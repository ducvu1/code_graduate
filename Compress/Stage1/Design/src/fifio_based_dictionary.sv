==> flow/design.v <==
module fifo_based_dict #(
    parameter DATA_WIDTH = 32,          
    parameter WORDS_PER_ENTRY = 16      
)(
    input  logic                                  i_clk,
    input  logic                                  i_reset,
    input  logic                                  wr,       
    input  logic [DATA_WIDTH-1:0]                 w_data,   
    output logic [WORDS_PER_ENTRY*DATA_WIDTH-1:0] r_data,  
    output logic                                  full      
);
    logic [$clog2(WORDS_PER_ENTRY)-1:0] word_index;  
    assign full = (word_index == (WORDS_PER_ENTRY - 1));
    logic w_en;
    assign w_en = wr;
    reg_file_single #(
        .DATA_WIDTH(DATA_WIDTH),
        .WORDS_PER_ENTRY(WORDS_PER_ENTRY)
    ) reg_file_inst (
        .clk(i_clk),
        .w_en(w_en),
        .word_index(word_index),
        .w_data(w_data),
        .r_data(r_data)
    );
    always_ff @(posedge i_clk or posedge i_reset) begin
        if (i_reset)
            word_index <= 0;
        else if (wr) begin
            if (word_index == (WORDS_PER_ENTRY - 1))
                word_index <= 0;   
            else
                word_index <= word_index + 1'b1;
        end
    end
endmodule
module reg_file_single #(
    parameter DATA_WIDTH = 32,          
    parameter WORDS_PER_ENTRY = 16      
)(
    input  logic                         clk,
    input  logic                         w_en,
    input  logic [$clog2(WORDS_PER_ENTRY)-1:0] word_index,  
    input  logic [DATA_WIDTH-1:0]        w_data,          
    output logic [WORDS_PER_ENTRY*DATA_WIDTH-1:0] r_data    
);
    logic [DATA_WIDTH-1:0] memory [WORDS_PER_ENTRY-1:0];
    always_ff @(posedge clk) begin 
        if (w_en)
            memory[word_index] <= w_data;
    end
    assign r_data = { memory[15], memory[14], memory[13], memory[12],
                      memory[11], memory[10], memory[9],  memory[8],
                      memory[7],  memory[6],  memory[5],  memory[4],
                      memory[3],  memory[2],  memory[1],  memory[0] };
endmodule
Tool chain data of fifo_based_dict
The steps from the RTL of fifo_based_dict to its reports follow in flow order.
Line numbers count from 1 in the design file above.
Cell names lack the library's common part.
A cell with - has no value.
- top module: fifo_based_dict
- clock: i_clk
- standard-cell library: sky130hd
- timing corner: tt_025C_1v80

Word level
Yosys after proc, flatten, opt, wreduce and memory -nomap, before mapping. Enables and synchronous resets that opt folds into registers are not counted as muxes. Memory bits, and registers merged into a memory's read port (data or address), are not among the register bits. Print and check cells are not counted. Equal cells are merged and count once.
Yosys's memory passes give these memory sizes; they may raise the number of words (mostly to a power of two), join words into wider ones and drop unused or constant bits.
- register bits at 4
- bits in writable memories: 512
- memories at 1
- input port bits at 35
- noted output and inout port bits: 513
- noted elaborated cells: 8
- memory list (name ; depth ; bits a word ; line ; source):
    reg_file_inst.memory ; 16 ; 32 ; 47 ; logic [DATA_WIDTH-1:0] memory [WORDS_PER_ENTRY-1:0];
- $add $sub $neg at 1
- noted equality and inequality tests: 1
- multiplexer cells: 4
- operator list (cell ; count):
    32-bit two-way mux ; 1
    4-bit two-way mux ; 2
    4-bit by 1-bit adder with 4-bit output (second input constant) ; 1
    4-bit equality test (second input constant) ; 1
    1-bit two-way mux ; 1

Depth
Longest topological path by Yosys (ltp), each cell counted once; first at word level (registers and memories cut), then after technology mapping (sequential cells cut; the memories' decode and read muxes count).
- noted depth in word-level cells: 2
- ABC_AREA: 0
- gate-level depth with buffers at 4
- mapped depth without buffers: 4

After synthesis
Source: synth_stat.txt of the flow (Yosys; design flattened, memories mapped). It holds for the ABC_AREA given above (unset counts as 0); a run with the other value may have another netlist.
- mapped cells at 557
- noted mapped area: 15755.1 sq um
- sequential area: 15474.8 sq um
- mapped flip-flops: 516
- buffers: 1
- cells by type (type ; count ; area in all (sq um)):
    edfxtp_1 ; 512 ; 1.54E+04
    and2_1 ; 16 ; 100.096
    dfrtp_1 ; 4 ; 100.096
    ha_1 ; 4 ; 50.048
    nand2_1 ; 5 ; 18.768
    and3b_4 ; 1 ; 12.512
    nor3b_2 ; 1 ; 12.512
    inv_1 ; 3 ; 11.261
    nand3_2 ; 1 ; 10.01
    o21ai_0 ; 2 ; 10.01
    and3b_1 ; 1 ; 8.758
    xnor2_1 ; 1 ; 8.758
    and3_2 ; 1 ; 7.507
    buf_4 ; 1 ; 7.507
    and3_1 ; 1 ; 6.256
    nand2b_1 ; 1 ; 6.256
    a21oi_1 ; 1 ; 5.005
    o21ai_1 ; 1 ; 5.005
The figures by module come from a second, unflattened synthesis with its own total; it is not the netlist above.
- noted cell total of the unflattened synthesis: 556
- area (unflattened synthesis): 15726.3 sq um
Each row is one instance without its submodules.
- modules (module ; instances ; cells ; area (sq um) ; sequential area (sq um)):
    reg_file_single ; 1 ; 539 ; 15528.6 ; 15374.7
    fifo_based_dict ; 1 ; 17 ; 197.7 ; 100.1

Timing after synthesis
Source: OpenSTA report_checks on the synthesized netlist (no wires, ideal clock, input and output delay 20% of the period each), path of least setup slack; recovery checks are left aside. Register names are those of the netlist, which keeps one name where synthesis merged equal registers.
- path kind: input -> register
- from: input port wr
- to: memory reg_file_inst.memory[0][0]
- clock period at 2130 ps
- noted external input delay: 426 ps
- library setup time at 392 ps
- time at the first pin at 426 ps
- noted arrival: 1574 ps
- required time at 1738 ps
- path slack at 164 ps
- delay of the path at 1540 ps
- driving pins on the path: 3
- path buffers: 1
- synthesis period reached: 1966 ps
"delay of the path" = arrival - input delay + setup time.
"driving pins on the path": output pins that drive a net of the path, with the launching flip-flop's if there is one; two outputs of one cell count as two.
"synthesis period reached" = period - worst setup slack (recovery checks aside). The figure is calculated, with input and output delays left at 20% of the set period.
Between the ends stands the longest chain of elaborated cells between them, by number of cells; it is not shown to be the way that was timed. Of several equally long chains one is given.
A line is the first line of the expression or statement that the cell stems from. Yosys adds cells for indexed reads and writes and turns some case tables into memories.
The path ends at the enable pin of a flip-flop; only ways to that pin are counted.
- cell sequence: buf_4 nor3b_2 and2_1
- cells in the longest elaborated chain at 1
- elaborated cells between the ends (all ways) at 2
- RTL lines with such cells at 1
- classes of those cells: 2 x mux
- ends and longest elaborated chain, post-synthesis (element ; line ; source):
    start, declared ; 7 ; input  logic                                  wr,
    4-bit two-way mux ; 49 ; if (w_en)
    end, declared ; 47 ; logic [DATA_WIDTH-1:0] memory [WORDS_PER_ENTRY-1:0];

Worst path after layout
From the final timing report of record 1: the path of least setup slack in the routed layout; clock arrival at registers is part of the times.
The path's times are printed in steps of 10 ps; the period is the one set.
- path kind: register -> output
- from: register word_index[1]
- to: output port full
- clock period at 1670 ps
- noted output delay: 330 ps
- time at the first pin at 570 ps
- noted arrival: 1460 ps
- required time at 1340 ps
- path slack at -120 ps
- driving pins on the path: 4
- path buffers: 1
Between the ends stands the longest chain of elaborated cells between them, by number of cells; it is not shown to be the way that was timed. Of several equally long chains one is given.
At most two assigning lines are given for a register; there are more.
- cell sequence: dfrtp_1 ha_2 and3_4 buf_6
- cells in the longest elaborated chain at 1
- elaborated cells between the ends (all ways) at 1
- classes of those cells: 1 x eq/ne
- ends and longest elaborated chain, after layout (element ; line ; source):
    start, declared ; 12 ; logic [$clog2(WORDS_PER_ENTRY)-1:0] word_index;
    start, assigned ; 28 ; word_index <= 0;
    start, assigned ; 33 ; word_index <= word_index + 1'b1;
    4-bit equality test ; 13 ; assign full = (word_index == (WORDS_PER_ENTRY - 1));
    end, declared ; 10 ; output logic                                  full

fifo_based_dict through Yosys and OpenROAD on sky130hd: 2 stored runs, unordered, with their settings and measured results. The constraints put input and output delay at 20% of the set period each and load the outputs with 0.01 pF.

Record 1
Settings were period_ns = 1.67; CAP_MARGIN = 20; CORE_MARGIN = 2; CORE_UTILIZATION = 40; SLEW_MARGIN = 20
- synthesized cell area: 15755.1 sq um
- worst slack on setup checks at -125 ps
- die outline area at 40992.1 sq um
- standard-cell area after routing: 24104.4 sq um
- noted the final utilization: 62.2%
- noted the final setup TNS: -125 ps

Record 2
Settings were period_ns = 3.17; CORE_UTILIZATION = 44; PLACE_DENSITY_LB_ADDON = 0.18; CORE_MARGIN = 9; GPL_ROUTABILITY_DRIVEN = 1; MIN_ROUTING_LAYER = met2; CAP_MARGIN = 20; SLEW_MARGIN = 20
- synthesized cell area: 15755.1 sq um
- standard-cell area after routing: 23840.4 sq um
- worst slack on setup checks at 319 ps
- die outline area at 42942.2 sq um
- noted the final setup TNS: 0 ps
- noted the final utilization: 68.3%
